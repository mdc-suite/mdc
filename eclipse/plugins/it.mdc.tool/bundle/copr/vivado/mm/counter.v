==> flow/design.v <==
`timescale 1ns / 1ps
module counter#(
	parameter SIZE = 12
)(
    input wire aclk,
    input wire aresetn,
    input wire clr,
    input wire en,
    input wire [SIZE-1 : 0] max,
    output reg [SIZE-1 : 0] count,
    output wire last
);
	always@(posedge aclk or negedge aresetn)
		if(!aresetn)
			count <= 0;
		else
			if(clr)
				count <= 0;
			else
				if(en)
					if(count < max)
						count <= count +1;
					else
						count <= 0;
				else
					count <= count;
	assign last = (!clr) && (count == max) && ( !(max=={SIZE{1'b1}}) );
endmodule
## Tool chain data of counter

Tool output for the design above, in the order of the flow.
Lines are those of the file above, counted from 1.
Library cell names are shortened.
A cell with n/a has no value.

- Top module: counter
- Clock: aclk
- Library: sky130hd
- Corner: tt_025C_1v80

## Word-level counts

Counts by Yosys on the flattened word-level netlist (proc, flatten, opt, wreduce; memories kept). Register bits leave out memories and registers merged into their read ports (data or address). Print and check cells are left out. Cells with the same type and inputs are merged into one.

- $add $sub $neg: 1
- Order comparisons: 1
- Eq/ne operators: 2
- Multiplexer cells: 3
- Reductions and logical operators: 5

Operator list:

| kind | number |
|---|---|
| 12-bit two-way mux | 3 |
| 12-bit by 1-bit adder with 12-bit output (second input constant) | 1 |
| 12-bit < comparator | 1 |
| 12-bit == test | 1 |
| 12-bit == test (second input constant) | 1 |
| 1-bit logical AND | 2 |
| 1-bit zero test | 2 |
| 2-bit nonzero test | 1 |

- Bits in registers: 12
- Bits of input ports: 16
- Output and inout bits: 13
- Elaborated cells: 13

## Longest topological paths

Longest topological path by Yosys (ltp), each cell counted once; first at word level (registers and memories cut), then after technology mapping (sequential cells cut; the memories' decode and read muxes count).

- Word-level depth: 4
- ABC_AREA: 0
- Gate-level depth with buffers: 8
- Mapped depth without buffers: 8

## Mapped cells and area

The flow's flattened synthesis, as Yosys stat reports it; memories are mapped. The netlist is that of the ABC_AREA named above (0 if unset); the other value can give another one.
The area totals of this step are shown rounded.

Cell types:

| cell type | number | area in all (um2) |
|---|---|---|
| dfrtp_1 | 12 | 300.288 |
| ha_1 | 13 | 162.656 |
| o311ai_2 | 5 | 81.328 |
| nand3_1 | 11 | 55.053 |
| inv_1 | 14 | 52.55 |
| nand4_1 | 6 | 37.536 |
| nand2_1 | 8 | 30.029 |
| and4_1 | 3 | 26.275 |
| o31ai_1 | 3 | 22.522 |
| nor4bb_1 | 2 | 20.019 |
| a31oi_1 | 3 | 18.768 |
| and2_1 | 3 | 18.768 |
| xnor2_1 | 2 | 17.517 |
| nor3_4 | 1 | 16.266 |
| a211oi_1 | 2 | 15.014 |
| a21o_1 | 2 | 15.014 |
| a21oi_1 | 3 | 15.014 |
| and3_1 | 2 | 12.512 |

Not listed: further types 13, cells in them 14.

- Mapped cells: 109
- Synthesis area: 1010 um2
- Area of sequential cells: 300 um2
- Flip-flop cells: 12
- Buffer cells: 1

## Timing after synthesis

Source: OpenSTA report_checks on the synthesized netlist (no wires, ideal clock, input and output delay 20% of the period each), path of least setup slack; recovery checks are left aside. Register names are those of the netlist, which keeps one name where synthesis merged equal registers.

- Path kind: input to output
- Start point: in max[11]
- End point: out last
- Clock period: 4320 ps
- Input delay: 864 ps
- External output delay: 864 ps
- Time at the first pin: 864 ps
- Arrival: 1906 ps
- Required time: 3456 ps
- Slack: 1550 ps
- Path delay: 1042 ps
- Stages: 5
- Path buffers: 0
- Synthesis period reached: 2770 ps

"path delay" = arrival - input delay + setup time.
At an output port there is no setup time.
"stages": output pins that drive a net of the path, with the launching flip-flop's if there is one; two outputs of one cell count as two.
"synthesis period reached" = period - worst setup slack (recovery checks aside). The figure is calculated, with input and output delays left at 20% of the set period.
Between the ends stands the longest chain of elaborated cells between them, by number of cells; it is not shown to be the way that was timed. Of several equally long chains one is given.
A line is the first line of the expression or statement that the cell stems from. Yosys adds cells for indexed reads and writes and turns some case tables into memories.

- Cell sequence: inv_1 -> ha_1 -> and4_1 -> nand3_1 -> nor4_1
- Length of the longest elaborated chain: 3
- Elaborated cells between the ends (all ways): 5
- Source lines of those cells: 1
- Those cells by class: 2 x eq/ne; 3 x reduce/logical

Ends and longest elaborated chain, after synthesis:

| what | RTL line | text |
|---|---|---|
| start, declared | 9 | `input wire [SIZE-1 : 0] max,` |
| 12-bit == test | 27 | `assign last = (!clr) && (count == max) && ( !(max=={SIZE{1'b1}}) );` |
| 1-bit logical AND x2 | 27 |  |
| end, declared | 11 | `output wire last` |

Data sheet: physical implementation of counter

Record of 2 stored runs of the RTL-to-layout flow on counter, platform sky130hd. The runs are unordered. Constraints: input delay and output delay 20% of the set period each, output load 0.01 pF.
Settings: -- = not set for that run.

| setting or result | entry A | entry B |
|---|---|---|
| period_ns | 1.84 | 2.55 |
| CORE_UTILIZATION | 57 | 39 |
| SETUP_SLACK_MARGIN | 0.38 | -- |
| PLACE_DENSITY_LB_ADDON | 0.09 | -- |
| CORE_ASPECT_RATIO | 1.6 | 1.64 |
| CELL_PAD_IN_SITES_DETAIL_PLACEMENT | 1 | 2 |
| CTS_CLUSTER_SIZE | 50 | -- |
| CTS_CLUSTER_DIAMETER | 115 | -- |
| CAP_MARGIN | 5 | 20 |
| SLEW_MARGIN | 10 | 25 |
| MIN_ROUTING_LAYER | met2 | -- |
| CORE_MARGIN | 2 | 2 |
| PLACE_DENSITY | -- | 0.58 |
| ABC_AREA | -- | 1 |
| GPL_ROUTABILITY_DRIVEN | -- | 1 |
| MAX_ROUTING_LAYER | -- | met4 |

Entry A: no results, placement failed with DPL-0033
Entry B: no results, clock tree synthesis failed with DPL-0033
