==> flow/design.v <==
`timescale 1ns / 10ps
module FSM_cg(ck, rst, en, reference_count, sw_ack, status, en_iso, rtn, en_pw_sw, en_cg);
parameter IDLE_ON = 5'd0,
	ISO_ON = 5'd1,
	HOLD_ISO_ON = 5'd2,
	CG_ON = 5'd3,
	HOLD_CG_ON = 5'd4,
	SAVE = 5'd5,
	HOLD_SAVE1 = 5'd6,
	HOLD_SAVE2 = 5'd7,
	POWER_SW_OFF = 5'd8,
	WAIT_OFF_ACK = 5'd9,
	WAIT_OFF_COUNTER = 5'd10,
	IDLE_OFF = 5'd11,
	POWER_SW_ON = 5'd12,
	WAIT_ON_ACK = 5'd13,
	WAIT_ON_COUNTER = 5'd14,
	RESTORE = 5'd15,
	HOLD_RESTORE1 = 5'd16,
	HOLD_RESTORE2 = 5'd17,
	CG_OFF = 5'd18,
	HOLD_CG_OFF = 5'd19,
	ISO_OFF = 5'd20,
	HOLD_ISO_OFF = 5'd21;
	input rst,ck, en, sw_ack;
	input [17:0] reference_count;
	output status, en_iso, rtn, en_pw_sw, en_cg;
	reg status, en_iso, rtn, en_pw_sw, en_cg, en_count;
	reg [4 : 0] state, state_next;
	reg [17:0] count, count_next;
	always @(posedge ck or posedge rst)
 	 if (rst) 	state <= IDLE_ON;
 	 else       state <= state_next;
	always @(posedge ck or posedge rst)
 	 if (rst) 	count <= 18'd0;
 	 else       count <= count_next;
	always@(state or en or sw_ack or reference_count or count)
	  case(state)
	IDLE_ON:  if(en)
			state_next = IDLE_ON;
		    else
			state_next = ISO_ON;
	ISO_ON: 
			state_next = HOLD_ISO_ON;
	HOLD_ISO_ON:  
			state_next = CG_ON;
	CG_ON:
			state_next = HOLD_CG_ON;
	HOLD_CG_ON:
			state_next = SAVE;
	SAVE:  
			state_next = HOLD_SAVE1;
	HOLD_SAVE1:  
			state_next = HOLD_SAVE2;
	HOLD_SAVE2:  
			state_next = POWER_SW_OFF;
	POWER_SW_OFF: 
			state_next = WAIT_OFF_ACK;
	WAIT_OFF_ACK: if(sw_ack) 
			state_next = WAIT_OFF_ACK;
		      else 
			state_next = WAIT_OFF_COUNTER;
	WAIT_OFF_COUNTER: if (count == reference_count)
			state_next = IDLE_OFF;
		      else
			state_next = WAIT_OFF_COUNTER;
	IDLE_OFF: if(en)
			state_next = POWER_SW_ON;
		    else
			state_next = IDLE_OFF;
	POWER_SW_ON: 
			state_next = WAIT_ON_ACK;
	WAIT_ON_ACK: if(sw_ack) 
			state_next = WAIT_ON_COUNTER;
		      else 
			state_next = WAIT_ON_ACK;
	WAIT_ON_COUNTER: if (count == reference_count)
			state_next = RESTORE;
		      else
			state_next = WAIT_ON_COUNTER;
	RESTORE: 	
			state_next = HOLD_RESTORE1;
	HOLD_RESTORE1: 	
			state_next = HOLD_RESTORE2;
	HOLD_RESTORE2:
			state_next = CG_OFF;
	CG_OFF:
			state_next = HOLD_CG_OFF;
	HOLD_CG_OFF:
			state_next = ISO_OFF;
	ISO_OFF:
			state_next = HOLD_ISO_OFF;
	HOLD_ISO_OFF:
			state_next = IDLE_ON;	
	default: state_next = IDLE_ON;
	endcase
	always@(count or en_count)
	   	if(en_count) count_next = count + 18'd1;
		else count_next = 18'd0;
	always@(state)
	  case(state)
	  IDLE_ON:	begin
			status = 1'b1;  
			en_iso = 1'b0;  
			rtn = 1'b0;	 
			en_pw_sw = 1'b0;  
			en_cg = 1'b1;  
			en_count = 1'b0;  
			end
	  ISO_ON:	begin
			status = 1'b1;  
			en_iso = 1'b1;  
			rtn = 1'b0;	 
			en_pw_sw = 1'b0;  
			en_cg = 1'b1;  
			en_count = 1'b0;  
			end
	  HOLD_ISO_ON:	begin
			status = 1'b1;  
			en_iso = 1'b1;  
			rtn = 1'b0;	 
			en_pw_sw = 1'b0;  
			en_cg = 1'b1;  
			en_count = 1'b0;  
			end
	  CG_ON:	begin
			status = 1'b1;  
			en_iso = 1'b1;  
			rtn = 1'b0;	 
			en_pw_sw = 1'b0;  
			en_cg = 1'b0;  
			en_count = 1'b0;  
			end
	  HOLD_CG_ON:	begin
			status = 1'b1;  
			en_iso = 1'b1;  
			rtn = 1'b0;	 
			en_pw_sw = 1'b0;  
			en_cg = 1'b0;  
			en_count = 1'b0;  
			end
	  SAVE:	begin
			status = 1'b1;  
			en_iso = 1'b1;  
			rtn = 1'b1;	 
			en_pw_sw = 1'b0;  
			en_cg = 1'b0;  
			en_count = 1'b0;  
			end
	  HOLD_SAVE1:	begin
			status = 1'b1;  
			en_iso = 1'b1;  
			rtn = 1'b1;	 
			en_pw_sw = 1'b0;  
			en_cg = 1'b0;  
			en_count = 1'b0;  
			end
	  HOLD_SAVE2:	begin
			status = 1'b1;  
			en_iso = 1'b1;  
			rtn = 1'b1;	 
			en_pw_sw = 1'b0;  
			en_cg = 1'b0;  
			en_count = 1'b0;  
			end
	  POWER_SW_OFF:	begin
			status = 1'b1;  
			en_iso = 1'b1;  
			rtn = 1'b1;	 
			en_pw_sw = 1'b1;  
			en_cg = 1'b0;  
			en_count = 1'b0;  
			end
	  WAIT_OFF_ACK:	begin
			status = 1'b1;  
			en_iso = 1'b1;  
			rtn = 1'b1;	 
			en_pw_sw = 1'b1;  
			en_cg = 1'b0;  
			en_count = 1'b0;  
			end
	  WAIT_OFF_COUNTER: begin
			status = 1'b1;  
			en_iso = 1'b1;  
			rtn = 1'b1;	 
			en_pw_sw = 1'b1;  
			en_cg = 1'b0;  
			en_count = 1'b1;  
			end
	  IDLE_OFF:	begin
			status = 1'b0;  
			en_iso = 1'b1;  
			rtn = 1'b1;	 
			en_pw_sw = 1'b1;  
			en_cg = 1'b0;  
			en_count = 1'b0;  
			end
	  POWER_SW_ON:	begin
			status = 1'b0;  
			en_iso = 1'b1;  
			rtn = 1'b1;	 
			en_pw_sw = 1'b0;  
			en_cg = 1'b0;  
			en_count = 1'b0;  
			end
	  WAIT_ON_ACK:	begin
			status = 1'b0;  
			en_iso = 1'b1;  
			rtn = 1'b1;	 
			en_pw_sw = 1'b0;  
			en_cg = 1'b0;  
			en_count = 1'b0;  
			end
	  WAIT_ON_COUNTER:	begin
			status = 1'b0;  
			en_iso = 1'b1;  
			rtn = 1'b1;	 
			en_pw_sw = 1'b0;  
			en_cg = 1'b0;  
			en_count = 1'b1;  
			end
	  RESTORE:	begin
			status = 1'b0;  
			en_iso = 1'b1;  
			rtn = 1'b0;	 
			en_pw_sw = 1'b0;  
			en_cg = 1'b0;  
			en_count = 1'b0;  
			end
	  HOLD_RESTORE1:	begin
			status = 1'b0;  
			en_iso = 1'b1;  
			rtn = 1'b0;	 
			en_pw_sw = 1'b0;  
			en_cg = 1'b0;  
			en_count = 1'b0;  
			end
	  HOLD_RESTORE2:	begin
			status = 1'b0;  
			en_iso = 1'b1;  
			rtn = 1'b0;	 
			en_pw_sw = 1'b1;  
			en_cg = 1'b0;  
			en_count = 1'b0;  
			end
	  CG_OFF:	begin
			status = 1'b0;  
			en_iso = 1'b1;  
			rtn = 1'b0;	 
			en_pw_sw = 1'b1;  
			en_cg = 1'b1;  
			en_count = 1'b0;  
			end
	  HOLD_CG_OFF:	begin
			status = 1'b0;  
			en_iso = 1'b1;  
			rtn = 1'b0;	 
			en_pw_sw = 1'b1;  
			en_cg = 1'b1;  
			en_count = 1'b0;  
			end
	  ISO_OFF:	begin
			status = 1'b0;  
			en_iso = 1'b0;  
			rtn = 1'b0;	 
			en_pw_sw = 1'b1;  
			en_cg = 1'b1;  
			en_count = 1'b0;  
			end
	  HOLD_ISO_OFF:	begin
			status = 1'b0;  
			en_iso = 1'b0;  
			rtn = 1'b0;	 
			en_pw_sw = 1'b1;  
			en_cg = 1'b1;  
			en_count = 1'b0;  
			end
	  default: 	begin
			status = 1'b1;  
			en_iso = 1'b0;  
			rtn = 1'b0;	 
			en_pw_sw = 1'b1;  
			en_cg = 1'b1;  
			en_count = 1'b0;  
			end
	  endcase
endmodule
# From RTL to reports: FSM_cg
# The steps from the RTL of FSM_cg to its reports follow in flow order.
# Line numbers count from 1 in the design file above.
# Operators: Yosys type, input widths -> output width; for muxes data width and select width s.
# Library cell names are shortened.
# The mark -- stands for no value.
[inputs]
top_module = "FSM_cg"
clock_port = "ck"
cell_library = "sky130hd"
lib_corner = "tt_025C_1v80"

# Word level
# Counts by Yosys on the flattened word-level netlist (proc, flatten, opt, wreduce; memories kept). Register bits leave out memories and registers merged into their read ports (data or address); mux counts leave out enables and synchronous resets folded into registers. Print and check cells are left out.
# Memory sizes are those after Yosys's memory passes, which may raise the word count (mostly to a power of two), join words into wider ones and drop unused or constant bits.
[word_totals]
register_bits = 23
mem_bits_ro = 192
n_memories = 1
input_bits = 22
word_cells = 34
[mem_list]
columns = ["name", "size", "width", "rd", "write_ports", "line", "source"]
rows = [
  ["(no name shown)", 32, 6, 1, 0, 101, "case(state)"],
]
[op_classes]
n_addsub = 1
equal = 21
mux = 8
reduce_logical = 1
[ops]
columns = ["cell", "n"]
rows = [
  ["$pmux 5 s21", 1],
  ["$eq 5x4->1 const B", 8],
  ["$eq 5x5->1 const B", 5],
  ["$eq 5x3->1 const B", 4],
  ["$add 18x1->18 const B", 1],
  ["$eq 18x18->1", 1],
  ["$mux 18", 1],
  ["$eq 5x2->1 const B", 2],
  ["$eq 5x1->1 const B", 1],
  ["$logic_not 5->1", 1],
  ["$mux 2", 2],
  ["$mux 3", 1],
  ["$mux 1", 3],
]

# Depth
# Yosys ltp: most cells in a row. Word level: on the elaborated netlist, between registers, memories and ports. Mapped: between sequential cells and ports; inverters and the memories' decode and read muxes count.
[depth]
word_depth = 3
ABC_AREA = 0
mapped_depth = 6
ltp_nobuf = 5

# After synthesis
# Source: synth_stat.txt of the flow (Yosys; design flattened, memories mapped). It holds for the ABC_AREA given above (unset counts as 0); a run with the other value may have another netlist.
[synth_totals]
cell_count = 176
synth_area_um2 = 1512.7
flip_flops = 23
n_buf = 11
[types]
columns = ["cell_type", "n", "area_total_um2"]
rows = [
  ["dfrtp_1", 23, 575.552],
  ["xnor2_1", 22, 192.685],
  ["xor2_1", 11, 96.342],
  ["nor2_1", 20, 75.072],
  ["a21oi_1", 14, 70.067],
  ["o21ai_0", 14, 70.067],
  ["nand4_1", 7, 43.792],
  ["nor3_1", 7, 35.034],
  ["nor4_1", 5, 31.28],
  ["inv_1", 8, 30.029],
  ["clkbuf_1", 7, 26.275],
  ["nand3_1", 5, 25.024],
  ["nand2_1", 6, 22.522],
  ["nand4_4", 1, 21.27],
  ["or3_1", 3, 18.768],
  ["and3_1", 2, 12.512],
  ["ha_1", 1, 12.512],
  ["or2_2", 2, 12.512],
]
# Not listed: further types 17, cells in them 18.

# Path before layout
# Source: OpenSTA report_checks on the synthesized netlist (no wires, ideal clock, input and output delay 20% of the period each), path of least setup slack; recovery checks are left aside. Register names are those of the netlist, which keeps one name where synthesis merged equal registers.
[synth_path]
path_kind = "reg-to-output"
start = "register state[2]"
end = "output port en_cg"
tclk_ps = 2750
out_delay_ps = 550
arrival_time_ps = 1338
setup_slack_ps = 862
path_delay_ps = 1338
stages = 6
period_less_setup_slack_ps = 1888
# "path_delay_ps" is the arrival time less input delay plus setup time.
# A path that ends at an output port has no setup time.
# "stages": output pins that drive a net of the path, with the launching flip-flop's if there is one; two outputs of one cell count as two.
# "period_less_setup_slack_ps" = period - worst setup slack (recovery checks aside). The figure is calculated, with input and output delays left at 20% of the set period.
# Between the ends stands the longest chain of elaborated cells between them, by number of cells; it is not shown to be the way that was timed. Of several equally long chains one is given.
# A line is the first line of the expression or statement that the cell stems from. Yosys adds cells for indexed reads and writes and turns some case tables into memories.
# A memory read counts as a cell of the chain, while the word-level depth stops at memories.
[synth_via]
path_cell_list = "dfrtp_1 > clkbuf_1 > or2_2 > clkbuf_1 > a21o_1 > o21ai_0"
elab_chain_len = 1
cone_cells = 1
cone_lines = 1
classes_between = "1 x memory"
[synth_rtl]
columns = ["item", "line", "source"]
rows = [
  ["start: declaration", 29, "reg [4 : 0] state, state_next;"],
  ["start: assignment", 32, "if (rst) state <= IDLE_ON;"],
  ["start: assignment", 33, "else state <= state_next;"],
  ["$mem_v2 32x6", 101, "case(state)"],
  ["end: declaration", 27, "output status, en_iso, rtn, en_pw_sw, en_cg;"],
]

# Worst path after layout
# From the final timing report of flow run 1: the path of least setup slack in the routed layout; clock arrival at registers is part of the times.
# The report prints the path's times to 10 ps; the period is as set.
[layout_path]
path_kind = "reg-to-output"
start = "register state[2]"
end = "output port en_cg"
tclk_ps = 1690
out_delay_ps = 340
arrival_time_ps = 1410
setup_slack_ps = -50
stages = 5
# Between the ends stands the longest chain of elaborated cells between them, by number of cells; it is not shown to be the way that was timed. Of several equally long chains one is given.
# A memory read counts as a cell of the chain, while the word-level depth stops at memories.
[layout_via]
path_cell_list = "dfrtp_1 > or2_4 > a21o_1 > o21ai_1 > buf_2"
elab_chain_len = 1
cone_cells = 1
cone_lines = 1
classes_between = "1 x memory"
[layout_rtl]
columns = ["item", "line", "source"]
rows = [
  ["start: declaration", 29, "reg [4 : 0] state, state_next;"],
  ["start: assignment", 32, "if (rst) state <= IDLE_ON;"],
  ["start: assignment", 33, "else state <= state_next;"],
  ["$mem_v2 32x6", 101, "case(state)"],
  ["end: declaration", 27, "output status, en_iso, rtn, en_pw_sw, en_cg;"],
]

# Below are 2 stored runs of the flow (Yosys, OpenROAD; platform sky130hd) on FSM_cg, each with its settings and what was measured, unordered. Constraints: input delay and output delay 20% of the set period each, output load 0.01 pF.
# "timing.achieved_period_ps" is the run's clock period less its worst setup slack. It is reckoned from that one timing run; input and output delays stay at 20% of the period that was set.
# "worst_setup_path_time_ps" = time allowed to the worst setup path (clock period - input delay - output delay, where it has them) - its slack; a late launch clock adds to it, a late capture clock takes from it.
# By "total_power_uw" is meant OpenSTA's value without simulated activity: inputs other than the clock are taken to toggle once in ten clock periods, and the tool carries that through the logic.
# "worst_setup_path_time_ps" is known to 10 ps.

[[run]]
name = "flow run 1"
[run.settings]
period_ns = 1.69
CORE_UTILIZATION = 45
CAP_MARGIN = 20
CORE_MARGIN = 2
SLEW_MARGIN = 20
[run.results]
worstSetupSlack_ps = -53
total_power_uw = 2616
finalCellArea_um2 = 2177.1
worst_setup_path_time_ps = 1410
path_kind = "reg-to-output"
final_setup_tns_ps = -149
synthesis_area_um2 = 1512.7
total_die_area_um2 = 3841.5
timing.achieved_period_ps = 1743
final_util_pct = 66.3

[[run]]
name = "flow run 2"
[run.settings]
period_ns = 2.92
CORE_UTILIZATION = 63
PLACE_DENSITY_LB_ADDON = 0.05
CORE_MARGIN = 7
CTS_CLUSTER_SIZE = 70
SLEW_MARGIN = 0
MIN_ROUTING_LAYER = "met2"
MAX_ROUTING_LAYER = "met4"
CAP_MARGIN = 20
[run.results]
worstSetupSlack_ps = 190
total_power_uw = 1122
finalCellArea_um2 = 1783.0
worst_setup_path_time_ps = 2150
path_kind = "reg-to-output"
final_setup_tns_ps = 0
synthesis_area_um2 = 1512.7
total_die_area_um2 = 3969.0
timing.achieved_period_ps = 2730
final_util_pct = 79.8
